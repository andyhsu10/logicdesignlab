==> flow/design.v <==
`timescale 1ns / 1ps
`timescale 1ns / 1ps
module lcd_ctrl(
    clk,  
    rst_n,  
    data_ack,  
    data,  
    lcd_di,  
    lcd_rw,  
    lcd_en,  
    lcd_rst,  
    lcd_cs,  
    lcd_data,  
    addr,  
    data_request  
);
input clk;  
input rst_n;  
input data_ack;  
input [7:0] data;  
output lcd_di;  
output lcd_rw;  
output lcd_en;  
output lcd_rst;  
output [1:0] lcd_cs;  
output [7:0] lcd_data;  
output [6:0] addr;  
output data_request;  
reg lcd_di;  
reg lcd_rw;  
reg [7:0] lcd_data;  
reg lcd_di_next;  
reg lcd_rw_next;  
reg [7:0] lcd_data_next;  
reg data_request;  
reg data_request_next;  
reg lcd_en;  
reg [2:0] state;  
reg [2:0] state_next;  
reg [7:0] counter_y;  
reg [7:0] counter_y_next;  
reg [3:0] counter_page;  
reg [3:0] counter_page_next;  
reg [3:0] image;  
reg [3:0] image_next;  
reg [13:0] idle_counter;  
reg [13:0] idle_counter_next;  
reg [14:0] pause_counter;  
reg [14:0] pause_counter_next;  
wire lcd_en_next;  
assign addr = {image, counter_page[2:0]};
assign lcd_rst = rst_n;
assign lcd_cs = 2'b11;
always @*
    begin
        {lcd_di_next,lcd_rw_next,lcd_data_next} = 10'b0_0_00111111;
        state_next = state;
        counter_page_next = counter_page;
        counter_y_next = counter_y;
        image_next = image;
        idle_counter_next = idle_counter;
        data_request_next = data_request;
        pause_counter_next = pause_counter;
    if(~lcd_en)
        begin
            case (state)
                3'b000:
                    begin
                        {lcd_di_next,lcd_rw_next,lcd_data_next} = 10'b0_0_11000000;
                        state_next = 3'b001;
                        counter_y_next = 7'd0;
                        counter_page_next = 4'd0;
                    end
                3'b001:
                    begin
                        if((counter_page <= 4'd7) && (counter_y < 7'd63))
                            begin
                                {lcd_di_next, lcd_rw_next, lcd_data_next} = 10'b1_0_00000000;			 
                                counter_y_next = counter_y + 1'b1;
                            end  
                        else if((counter_page <= 4'd7) && (counter_y == 7'd63))
                            begin
                                {lcd_di_next, lcd_rw_next, lcd_data_next} = 10'b1_0_00000000;
                                counter_y_next = counter_y + 1'b1;
                                counter_page_next = counter_page + 1'b1;
                            end  
                        else if((counter_page <= 4'd7) && (counter_y == 7'd64))
                            begin
                                {lcd_di_next, lcd_rw_next, lcd_data_next} = {7'b0_0_10111, counter_page[2:0]};
                                counter_y_next = 7'b0;
                            end  
                        else if((counter_page == 4'd8) && (counter_y == 7'd64))
                            begin
                                {lcd_di_next, lcd_rw_next, lcd_data_next} = {4'b0_0_01, 6'b0};
                                counter_y_next = counter_y + 1'b1;
                            end  
                        else if((counter_page == 4'd8) && (counter_y==7'd65))
                            begin
                                {lcd_di_next, lcd_rw_next, lcd_data_next} = {7'b0_0_10111, 3'd0};
                                counter_y_next = 7'd0;
                                counter_page_next = 4'b0;
                                state_next = 3'b010;
                                image_next = 4'd0;
                            end  
                    end
                3'b010:
                    begin
                        {lcd_di_next,lcd_rw_next,lcd_data_next} = 10'b0_0_00111111;
                    if(idle_counter >= 14'd10000)
                        begin
                            state_next = 3'b011;
                            idle_counter_next = 14'd0;
                            counter_y_next = 7'd0;
                            counter_page_next = 4'd0;
                        end
                    else
                        begin
                            state_next = 3'b010;
                            idle_counter_next = idle_counter + 1'b1;
                        end
                    end
                3'b011:
                    begin
                        data_request_next = 1'b1;
                    if(data_ack == 1'b1)  
                        begin
                            state_next = 3'b100;
                            data_request_next = 1'b0;
                            counter_y_next = 7'd0;
                            {lcd_di_next,lcd_rw_next,lcd_data_next} = {7'b0_0_10111, counter_page[2:0]};
                        end
                    end
                3'b100:
                    begin
                        if(counter_y < 7'd63)
                            begin
                                {lcd_di_next,lcd_rw_next,lcd_data_next} = {2'b1_0,data};
                                counter_y_next = counter_y + 1'b1;
                            end
                        else if(counter_y == 7'd63)
                            begin
                                {lcd_di_next,lcd_rw_next,lcd_data_next} = {2'b1_0,data};
                                counter_y_next = counter_y + 1'b1;
                                counter_page_next = counter_page + 1'b1;
                            end
                        else if(counter_y == 7'd64)
                            begin
                                counter_y_next = 7'd0;
                            if(counter_page==4'd8)
                                begin
                                    if(image == 4'd8)
                                        begin
                                            image_next = 4'd0;
                                            state_next = 3'b101;
                                        end
                                    else
                                        begin
                                            image_next = image + 1'b1;  
                                            state_next = 3'b010;
                                        end
                                end
                            else
                                state_next = 3'b011;
                            end
                    end
                3'b101:
                    begin
                        if(pause_counter == 15'd16000)
                            begin
                                state_next = 3'b010;
                                pause_counter_next = 15'd0;
                            end
                        else
                            begin
                                state_next = 3'b101;
                                pause_counter_next = pause_counter + 1'b1;
                            end
                    end
            endcase
        end
    end
always @(posedge clk or negedge rst_n)
    if(~rst_n)
        begin
            state <= 3'd0;
            counter_y <= 7'd0;
            counter_page <= 4'd0;
            image <= 4'd0;
            idle_counter <= 12'd0;
            data_request <= 1'b0;
            lcd_di <= 1'b0;
            lcd_rw <= 1'b0;
            lcd_data <= 8'd0;
            lcd_en <= 1'b0;
            pause_counter <= 15'd0;
        end
    else
        begin
            state <= state_next;
            counter_y <= counter_y_next;
            counter_page <= counter_page_next;
            image <= image_next;
            idle_counter <= idle_counter_next;
            data_request <= data_request_next;
            lcd_di <= lcd_di_next;
            lcd_rw <= lcd_rw_next;
            lcd_data <= lcd_data_next;
            lcd_en <= lcd_en_next;
            pause_counter <= pause_counter_next;
        end
assign lcd_en_next = ~lcd_en;
endmodule
---- From RTL to reports: lcd_ctrl ----
Tool output for the design above, in the order of the flow.
Lines are those of the file above, counted from 1.
Operators: Yosys type, input widths -> output width; for muxes data width and select width s.
Library cell names are shortened.
Not given: n/a
inputs
  top module .............................. lcd_ctrl
  clock input ............................. clk
  library ................................. sky130hd
  library corner .......................... tt_025C_1v80

---- Word-level counts ----
Yosys after proc, flatten, opt, wreduce and memory -nomap, before mapping. Memory bits, and registers merged into a memory's read port (data or address), are not among the register bits. Print and check cells are not counted. Equal cells are merged and count once.
storage and ports
  bits in registers ....................... 59
  bits in latches ......................... 0
  bits in writable memories ............... 0
  bits in read-only memories .............. 0
  word width x clocked read ports ......... 0
  memory cells ............................ 0
  input bits .............................. 11
  output and inout port bits .............. 22
  cells after elaboration ................. 125
cells by class
  $add $sub $neg .......................... 5
  $mul .................................... 0
  div/mod/pow operators ................... 0
  $lt $le $gt $ge ......................... 3
  equality and inequality tests ........... 28
  shifts and indexed selects .............. 0
  multiplexer cells ....................... 61
  bitwise operators ....................... 1
  reduce/logical cells .................... 17
operators with widths
  cell                   number
  $mux 8                 19
  $mux 4                 15
  $pmux 8 s5             1
  $mux 3                 12
  $pmux 8 s4             1
  $ne 2x2->1 const B     12
  $reduce_and 11->1      2
  $pmux 3 s6             1
  $eq 8x7->1 const B     2
  $pmux 4 s4             1
  $add 15x1->15 const B  1
  $eq 15x14->1 const B   1
  $mux 15                1
  $add 14x1->14 const B  1
  $ge 14x14->1 const B   1
  $mux 14                1
  $ne 3x3->1 const B     3
  $reduce_and 9->1       1
  $add 4x1->4 const B    2
  $eq 4x4->1 const B     2
  $add 8x1->8 const B    1
  $lt 8x6->1 const B     1
  $eq 8x6->1 const B     1
  $pmux 4 s2             1
  $mux 1                 7
  $reduce_and 2->1       3
  $eq 3x2->1 const B     2
  $eq 3x3->1 const B     2
Not listed: further kinds 13, cells in them 17.

---- Depth ----
Yosys ltp: most cells in a row. Word level: on the elaborated netlist, between registers, memories and ports. Mapped: between sequential cells and ports; inverters and the memories' decode and read muxes count.
logic depth
  depth after elaboration ................. 9
  ABC_AREA ................................ 1
  mapped depth ............................ 13

---- After synthesis ----
Yosys stat after the flow's synthesis: flattened, memories mapped to cells. It holds for the ABC_AREA given above (unset counts as 0); a run with the other value may have another netlist.
Totals and module areas in this step are rounded.
mapped netlist
  mapped cells ............................ 516
  synthesis area .......................... 3,780 um^2
  flip-flop cells ......................... 62
  buffers ................................. 15
cell types
  cell     number
  dfrtp_1  61
  nand2_1  136
  inv_1    54
  nand3_1  38
  nor2_1   50
  ha_1     11
  xor2_1   13
  nand4_1  16
  o21ai_0  18
  a21oi_1  15
  nor2_2   11
  nor3_1   13
  o21ai_1  12
  inv_2    15
  buf_4    7
  nor3_4   2
  a31oi_1  5
  nand2_2  5
Other cell types: 21; their cells: 34.

---- Timing after synthesis ----
OpenSTA on the mapped netlist: ideal clock, no wires. The path of least setup slack (recovery checks aside). Input and output delay are each 20% of the period. Register names are those of the netlist, which keeps one name where synthesis merged equal registers.
path post-synthesis
  path kind ............................... input port to output port
  start ................................... in rst_n
  end ..................................... out lcd_rst
  period .................................. 4.19 ns
  external input delay .................... 0.838 ns
  output delay ............................ 0.838 ns
  arrival ................................. 0.957 ns
  required time ........................... 3.352 ns
  setup slack ............................. 2.395 ns
  path delay .............................. 0.119 ns
  driving pins on the path ................ 1
  buffers on the path ..................... 1
  period reached after synthesis .......... 1.795 ns
"path delay" is the arrival time less input delay plus setup time.
At an output port there is no setup time.
"driving pins on the path" counts driving pins, that of a launching flip-flop among them; a cell with two outputs on the path counts twice.
"period reached after synthesis" is the clock period less the worst setup slack; recovery checks do not enter. This is arithmetic on one report: input and output delays are still those of the set period (20% each).
between the ends, post-synthesis
  cells stage by stage .................... buf_4
  length of the longest elaborated chain .. 0
  elaborated cells on any way between the ends .. 0
  RTL lines with such cells ............... 0
ends and longest elaborated chain, post-synthesis
  element             RTL line  text
  start: declaration  18        input rst_n;
  end: declaration    24        output lcd_rst;

---- Worst path after layout ----
Path of least setup slack in the final report of stored run 1 (OpenROAD, finished layout, wires in). Where an end is a register, its clock arrival counts in the times.
path post-layout
  path kind ............................... flip-flop to flip-flop
  start ................................... reg counter_y[7]
  end ..................................... reg counter_y[6]
  period .................................. 1.87 ns
  arrival ................................. 1.92 ns
  required time ........................... 2.13 ns
  setup slack ............................. 0.21 ns
  driving pins on the path ................ 11
  buffers on the path ..................... 1
The rows between start and end are the longest chain of elaborated cells between them; the timing report does not say that the signal goes this way. Where chains are equally long, one stands for them.
A line is the first line of the expression or statement that the cell stems from. Yosys adds cells for indexed reads and writes and turns some case tables into memories.
between the ends, post-layout
  cells stage by stage .................... dfrtp_1 -> inv_2 -> buf_4 -> nand4_1 -> nor2_2 -> nand2_2 -> nand3_2 -> nor2_2 -> nor2_4 -> nand2_1 -> nand2_1
  length of the longest elaborated chain .. 8
  elaborated cells on any way between the ends .. 21
  classes of those cells .................. 1 x compare; 5 x eq/ne; 9 x mux; 6 x reduce/logical
ends and longest elaborated chain, post-layout
  element             RTL line  text
  start: declaration  40        reg [7:0] counter_y;
  start: assignment   186       counter_y <= 7'd0;
  start: assignment   200       counter_y <= counter_y_next;
  $eq 8x7->1          97        else if((counter_page == 4'd8) && (counter_y==7'd65))
  $logic_and 1x1->1   97
  $mux 8              97
  $mux 8              92        else if((counter_page == 4'd8) && (counter_y == 7'd64))
  $mux 8              87        else if((counter_page <= 4'd7) && (counter_y == 7'd64))
  $mux 8              81        else if((counter_page <= 4'd7) && (counter_y == 7'd63))
  $mux 8              76        if((counter_page <= 4'd7) && (counter_y < 7'd63))
  $pmux 8 s5          66        case (state)
  end: assignment     186
  end: assignment     200
  end: declaration    40

==> results <==
Module lcd_ctrl, platform sky130hd: 2 stored runs of the flow (Yosys, OpenROAD) with differing settings, in no particular order. Input and output delays are each 20% of the period that was set; the output load is 0.01 pF.
"achieved period" = clock period - worst setup slack. The figure is calculated, with input and output delays left at 20% of the set period.
"allowed time less slack (worst setup path)" is the time allowed to the run's worst setup path (the clock period less input and output delay, where it has them) less its slack. Clock arrival times count: a late capture clock shortens it, a late launch clock lengthens it.
By "overall power" is meant OpenSTA's value without simulated activity: inputs other than the clock are taken to toggle once in ten clock periods, and the tool carries that through the logic.
The results are shown rounded.

======== stored run 1 ========
==> flow/run.sh <==
#!/bin/bash
# the make line also repeats the synthesis and layout settings of config.mk as NAME=value (left out here)
make -C /OpenROAD-flow-scripts/flow DESIGN_CONFIG=/design/flow/config.mk WORK_HOME=/design/flow/orfs CLKGATE_MAP_FILE= finish
==> flow/config.mk <==
export PLATFORM = sky130hd
export DESIGN_NAME = lcd_ctrl
export DESIGN_NICKNAME = lcd_ctrl
export VERILOG_FILES = /design/flow/design.v
export SDC_FILE = /design/flow/constraint.sdc
export NUM_CORES = 4
export LEC_CHECK = 0
export ABC_AREA = 1
export CAP_MARGIN = 20
export CELL_PAD_IN_SITES_GLOBAL_PLACEMENT = 0
export CORE_ASPECT_RATIO = 1.38
export CORE_MARGIN = 3
export CORE_UTILIZATION = 36
export CTS_CLUSTER_DIAMETER = 320
export PLACE_DENSITY_LB_ADDON = 0.26
export SETUP_SLACK_MARGIN = 0.49
export SLEW_MARGIN = 10
==> flow/constraint.sdc <==
create_clock -name core_clock -period 1.87 [get_ports {clk}]
set_input_delay 0.3740 -clock core_clock [delete_from_list [all_inputs] [get_ports {clk}]]
set_output_delay 0.3740 -clock core_clock [all_outputs]
set_load 0.01 [all_outputs]

-------- measured, stored run 1 --------
  chip area after synthesis (Yosys) ....... 3,780 um^2
  post-route utilization .................. 56.0 %
  overall power ........................... 2.95 mW
  overall die area ........................ 11,800 um^2
  area of the standard cells in the finished layout .. 5,700 um^2
  allowed time less slack (worst setup path) .. 1.66 ns
  critical path kind ...................... flip-flop to flip-flop
  sum of negative setup slack ............. 0.000 ns
  achieved period ......................... 1.661 ns
  worst setup slack after layout .......... 0.209 ns

======== stored run 2 ========
==> flow/run.sh <==
#!/bin/bash
# the make line also repeats the synthesis and layout settings of config.mk as NAME=value (left out here)
make -C /OpenROAD-flow-scripts/flow DESIGN_CONFIG=/design/flow/config.mk WORK_HOME=/design/flow/orfs CLKGATE_MAP_FILE= finish
==> flow/config.mk <==
export PLATFORM = sky130hd
export DESIGN_NAME = lcd_ctrl
export DESIGN_NICKNAME = lcd_ctrl
export VERILOG_FILES = /design/flow/design.v
export SDC_FILE = /design/flow/constraint.sdc
export NUM_CORES = 4
export LEC_CHECK = 0
export CAP_MARGIN = 20
export CORE_MARGIN = 2
export CORE_UTILIZATION = 40
export SLEW_MARGIN = 20
==> flow/constraint.sdc <==
create_clock -name core_clock -period 3.21 [get_ports {clk}]
set_input_delay 0.6420 -clock core_clock [delete_from_list [all_inputs] [get_ports {clk}]]
set_output_delay 0.6420 -clock core_clock [all_outputs]
set_load 0.01 [all_outputs]

-------- measured, stored run 2 --------
  chip area after synthesis (Yosys) ....... 3,470 um^2
  post-route utilization .................. 48.3 %
  overall power ........................... 2.11 mW
  overall die area ........................ 9,430 um^2
  area of the standard cells in the finished layout .. 4,010 um^2
  allowed time less slack (worst setup path) .. 2.58 ns
  critical path kind ...................... flip-flop to flip-flop
  sum of negative setup slack ............. 0.000 ns
  achieved period ......................... 2.578 ns
  worst setup slack after layout .......... 0.632 ns
